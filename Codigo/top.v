==> flow/design.v <==
module seguidor_linea(
    input wire clk,
    input wire reset,
    input wire sensor_derecho,
    input wire sensor_izquierdo,
    output reg ENA,
    output reg IN1,
    output reg ENB,
    output reg IN3
);
parameter VELOCIDAD_CONSTANTE = 8'd200;
reg [7:0] contador_pwm;
parameter ESTADO_SOBRE_LINEA = 1'b1;
parameter ESTADO_FUERA_LINEA = 1'b0;
reg estado_actual;
always @(posedge clk) begin
    if (reset) begin
        estado_actual <= ESTADO_FUERA_LINEA;
        ENA <= 1'b0;
        ENB <= 1'b0;
        IN1 <= 1'b0;
        IN3 <= 1'b0;
        contador_pwm <= 8'd0;
    end else begin
        if (contador_pwm < 8'd255) begin
            contador_pwm <= contador_pwm + 1;
        end else begin
            contador_pwm <= 8'd0;
        end
        case (estado_actual)
            ESTADO_SOBRE_LINEA: begin
                if (!(sensor_derecho || sensor_izquierdo)) begin
                    estado_actual <= ESTADO_FUERA_LINEA;
                end
                ENA <= (contador_pwm < VELOCIDAD_CONSTANTE) ? 1'b1 : 1'b0;
                ENB <= (contador_pwm < VELOCIDAD_CONSTANTE) ? 1'b1 : 1'b0;
                IN1 <= 1'b1;
                IN3 <= 1'b1;
            end
            ESTADO_FUERA_LINEA: begin
                if (sensor_derecho && sensor_izquierdo) begin
                    estado_actual <= ESTADO_SOBRE_LINEA;
                end else if (sensor_derecho) begin
                    ENA <= (contador_pwm < VELOCIDAD_CONSTANTE) ? 1'b1 : 1'b0;
                    ENB <= (contador_pwm < VELOCIDAD_CONSTANTE) ? 1'b1 : 1'b0;
                    IN1 <= 1'b1;
                    IN3 <= 1'b0;
                end else if (sensor_izquierdo) begin
                    ENA <= (contador_pwm < VELOCIDAD_CONSTANTE) ? 1'b1 : 1'b0;
                    ENB <= (contador_pwm < VELOCIDAD_CONSTANTE) ? 1'b1 : 1'b0;
                    IN1 <= 1'b0;
                    IN3 <= 1'b1;
                end else begin
                    ENA <= 1'b0;
                    ENB <= 1'b0;
                    IN1 <= 1'b0;
                    IN3 <= 1'b0;
                end
            end
        endcase
    end
end
endmodule
module top(
    input wire clk,
    input wire reset,
    input wire sensor_derecho,   
    input wire sensor_izquierdo,  
    output wire ENA,               
    output wire IN1,               
    output wire ENB,               
    output wire IN3               
);
  seguidor_linea seguidor_linea_inst(
    .clk(clk),
    .reset(reset),
    .sensor_derecho(sensor_derecho),
    .sensor_izquierdo(sensor_izquierdo),
    .ENA(ENA),
    .IN1(IN1),
    .IN3(IN3),
    .ENB(ENB)
  );
 endmodule
## Reports on top

What the tools print for top, step after step.
Lines are those of the file above, counted from 1.
Operators: Yosys type, input widths -> output width; for muxes data width and select width s.
Cell names lack the library's common part.
The mark -- stands for no value.

- Design top: top
- Clock input: clk
- Cell library: sky130hd
- Corner: tt_025C_1v80

## After elaboration

Yosys after proc, flatten, opt, wreduce and memory -nomap, before mapping. Memory bits, and registers merged into a memory's read port (data or address), are not among the register bits. Print and check cells are not counted. Equal cells are merged and count once.

- Add/subtract/negate cells: 1
- $lt $le $gt $ge: 2
- Equality and inequality tests: 1
- Muxes and demuxes: 15
- Bitwise logic cells: 2
- Reductions and logical operators: 3

Operators by type and width:

| operator | count |
|---|---|
| $lt 8x8->1 const B | 2 |
| $mux 1 | 11 |
| $add 8x1->8 const B | 1 |
| $pmux 1 s2 | 4 |
| $not 1->1 | 2 |
| $ne 2x2->1 const B | 1 |
| $reduce_or 2->1 | 1 |
| $logic_and 1x1->1 | 1 |
| $logic_or 1x1->1 | 1 |

- Register bits: 12
- Input bits: 4
- Output and inout bits: 4
- Elaborated cells: 29

## Longest topological paths

Longest topological path by Yosys (ltp), each cell counted once; first at word level (registers and memories cut), then after technology mapping (sequential cells cut; the memories' decode and read muxes count).

- Depth in word-level cells: 6
- ABC_AREA: 0
- Depth in mapped cells: 4
- Depth with buffers taken out: 4

## Mapped cells and area

The flow's flattened synthesis, as Yosys stat reports it; memories are mapped. The netlist is that of the ABC_AREA named above (0 if unset); the other value can give another one.

- Cell count: 59
- Mapped area: 509.2 µm²
- Area of sequential cells: 240.2 µm²
- Flip-flop cells: 12
- Buffer cells: 2

Cells by type:

| type | count | total area (µm²) |
|---|---|---|
| dfxtp_1 | 12 | 240.23 |
| a21oi_1 | 7 | 35.034 |
| nor2_1 | 7 | 26.275 |
| xnor2_1 | 2 | 17.517 |
| nand2_1 | 4 | 15.014 |
| ha_1 | 1 | 12.512 |
| nand2b_1 | 2 | 12.512 |
| nand4_1 | 2 | 12.512 |
| nor2b_1 | 2 | 12.512 |
| nand3_1 | 2 | 10.01 |
| nand3_2 | 1 | 10.01 |
| nor3_1 | 2 | 10.01 |
| o21ai_0 | 2 | 10.01 |
| nand4b_1 | 1 | 8.758 |
| o32ai_1 | 1 | 8.758 |
| xor2_1 | 1 | 8.758 |
| and3_2 | 1 | 7.507 |
| buf_4 | 1 | 7.507 |

Not listed: further types 7, cells in them 8.
By module: a second synthesis without flattening, with its own total; a netlist apart from the flattened one above.

- Cells (unflattened synthesis): 59
- Area total of the unflattened synthesis: 509.2 µm²

Rows give one instance, submodules left out.

By module:

| module | instances | cells | area (µm²) | seq. area (µm²) |
|---|---|---|---|---|
| seguidor_linea | 1 | 59 | 509.2 | 240.2 |
| top | 1 | 0 | 0.0 | 0.0 |

## Timing after synthesis

OpenSTA on the mapped netlist: ideal clock, no wires. The path of least setup slack (recovery checks aside). Input and output delay are each 20% of the period. Register names are those of the netlist, which keeps one name where synthesis merged equal registers.

- Path type: reg2reg
- Start point: register seguidor_linea_inst.contador_pwm[0]
- End point: register seguidor_linea_inst.contador_pwm[6]
- Period: 1.63 ns
- Library setup time: 0.070 ns
- Time at the first pin: 0.000 ns
- Arrival: 1.135 ns
- Required time: 1.560 ns
- Path slack: 0.424 ns
- Delay of the path: 1.205 ns
- Stages on the path: 5
- Path buffers: 0
- Period reached after synthesis: 1.206 ns

"delay of the path" = arrival - input delay + setup time.
"stages on the path": output pins that drive a net of the path, with the launching flip-flop's if there is one; two outputs of one cell count as two.
"period reached after synthesis" is the clock period less the worst setup slack; recovery checks do not enter. This is arithmetic on one report: input and output delays are still those of the set period (20% each).
The rows between start and end are the longest chain of elaborated cells between them; the timing report does not say that the signal goes this way. Where chains are equally long, one stands for them.
Each line given opens the expression or statement behind the cell; cells for indexed reads and writes are added by Yosys, which also makes memories of some case tables.
At most two assigning lines are given for a register; there are more.

- Path through: dfxtp_1 ha_1 nand2_1 or3_1 a21oi_1
- Length of the longest elaborated chain: 3
- Elaborated cells between the ends (all ways): 4
- Source lines of those cells: 2
- Those cells by class: 1 x add/sub; 1 x compare; 1 x logic; 1 x reduce/logical

Ends and longest elaborated chain, post-synthesis:

| what | line | RTL |
|---|---|---|
| start: declaration | 12 | `reg [7:0] contador_pwm;` |
| start: assignment | 23 | `contador_pwm <= 8'd0;` |
| start: assignment | 26 | `contador_pwm <= contador_pwm + 1;` |
| $lt 8x8->1 | 25 | `if (contador_pwm < 8'd255) begin` |
| $not 1->1 | -- |  |
| $reduce_or 2->1 | -- |  |
| end: assignment | 23 |  |
| end: assignment | 26 |  |
| end: declaration | 12 |  |

## Timing after layout

From the final timing report of entry A: the path of least setup slack in the routed layout; clock arrival at registers is part of the times.

- Path type: reg2reg
- Start point: register seguidor_linea_inst.contador_pwm[1]
- End point: register seguidor_linea_inst.contador_pwm[6]
- Period: 1.16 ns
- Library setup time: 0.07 ns
- Time at the first pin: 0.25 ns
- Arrival: 1.27 ns
- Required time: 1.34 ns
- Path slack: 0.07 ns
- Stages on the path: 5
- Path buffers: 0

The rows between start and end are the longest chain of elaborated cells between them; the timing report does not say that the signal goes this way. Where chains are equally long, one stands for them.
At most two assigning lines are given for a register; there are more.

- Path through: dfxtp_2 ha_4 nand2_4 or3_1 a21oi_1
- Length of the longest elaborated chain: 3
- Elaborated cells between the ends (all ways): 4
- Source lines of those cells: 2
- Those cells by class: 1 x add/sub; 1 x compare; 1 x logic; 1 x reduce/logical

Ends and longest elaborated chain, post-layout:

| what | line | RTL |
|---|---|---|
| start: declaration | 12 | `reg [7:0] contador_pwm;` |
| start: assignment | 23 | `contador_pwm <= 8'd0;` |
| start: assignment | 26 | `contador_pwm <= contador_pwm + 1;` |
| $lt 8x8->1 | 25 | `if (contador_pwm < 8'd255) begin` |
| $not 1->1 | -- |  |
| $reduce_or 2->1 | -- |  |
| end: assignment | 23 |  |
| end: assignment | 26 |  |
| end: declaration | 12 |  |

Lab notebook: top

Flow measurements of top on sky130hd: 2 stored runs with different settings, listed in no order. Input and output delays are each 20% of the period that was set; the output load is 0.01 pF.
"achieved period" = clock period - worst setup slack. The figure is calculated, with input and output delays left at 20% of the set period.
"allowed time less slack (worst setup path)" = time allowed to the worst setup path (clock period - input delay - output delay, where it has them) - its slack; a late launch clock adds to it, a late capture clock takes from it.
By "total power after layout" is meant OpenSTA's value without simulated activity: inputs other than the clock are taken to toggle once in ten clock periods, and the tool carries that through the logic.

### Entry A

Settings: `period_ns=1.16`, `CORE_UTILIZATION=22`, `PLACE_DENSITY=0.68`, `CORE_ASPECT_RATIO=1.77`, `CELL_PAD_IN_SITES_GLOBAL_PLACEMENT=1`, `CTS_CLUSTER_SIZE=53`, `CAP_MARGIN=10`, `CORE_MARGIN=2`, `SLEW_MARGIN=20`

- Netlist area reported by Yosys: 509.2 µm²
- Die outline area: 2731.1 µm²
- Standard-cell area after routing: 804.5 µm²
- Utilization after layout: 0.363
- Lowest setup slack: 0.068 ns
- Total negative setup slack: 0.000 ns
- Worst hold slack after layout: 0.485 ns
- Total power after layout: 1034 uW
- Achieved period: 1.092 ns
- Allowed time less slack (worst setup path): 1.09 ns
- Worst setup path kind: reg2reg

### Entry B

Settings: `period_ns=1.22`, `CAP_MARGIN=20`, `CORE_MARGIN=2`, `CORE_UTILIZATION=40`, `SLEW_MARGIN=20`

- Netlist area reported by Yosys: 509.2 µm²
- Die outline area: 1574.5 µm²
- Standard-cell area after routing: 698.2 µm²
- Utilization after layout: 0.612
- Lowest setup slack: 0.040 ns
- Total negative setup slack: 0.000 ns
- Worst hold slack after layout: 0.511 ns
- Total power after layout: 761.9 uW
- Achieved period: 1.180 ns
- Allowed time less slack (worst setup path): 1.18 ns
- Worst setup path kind: reg2reg
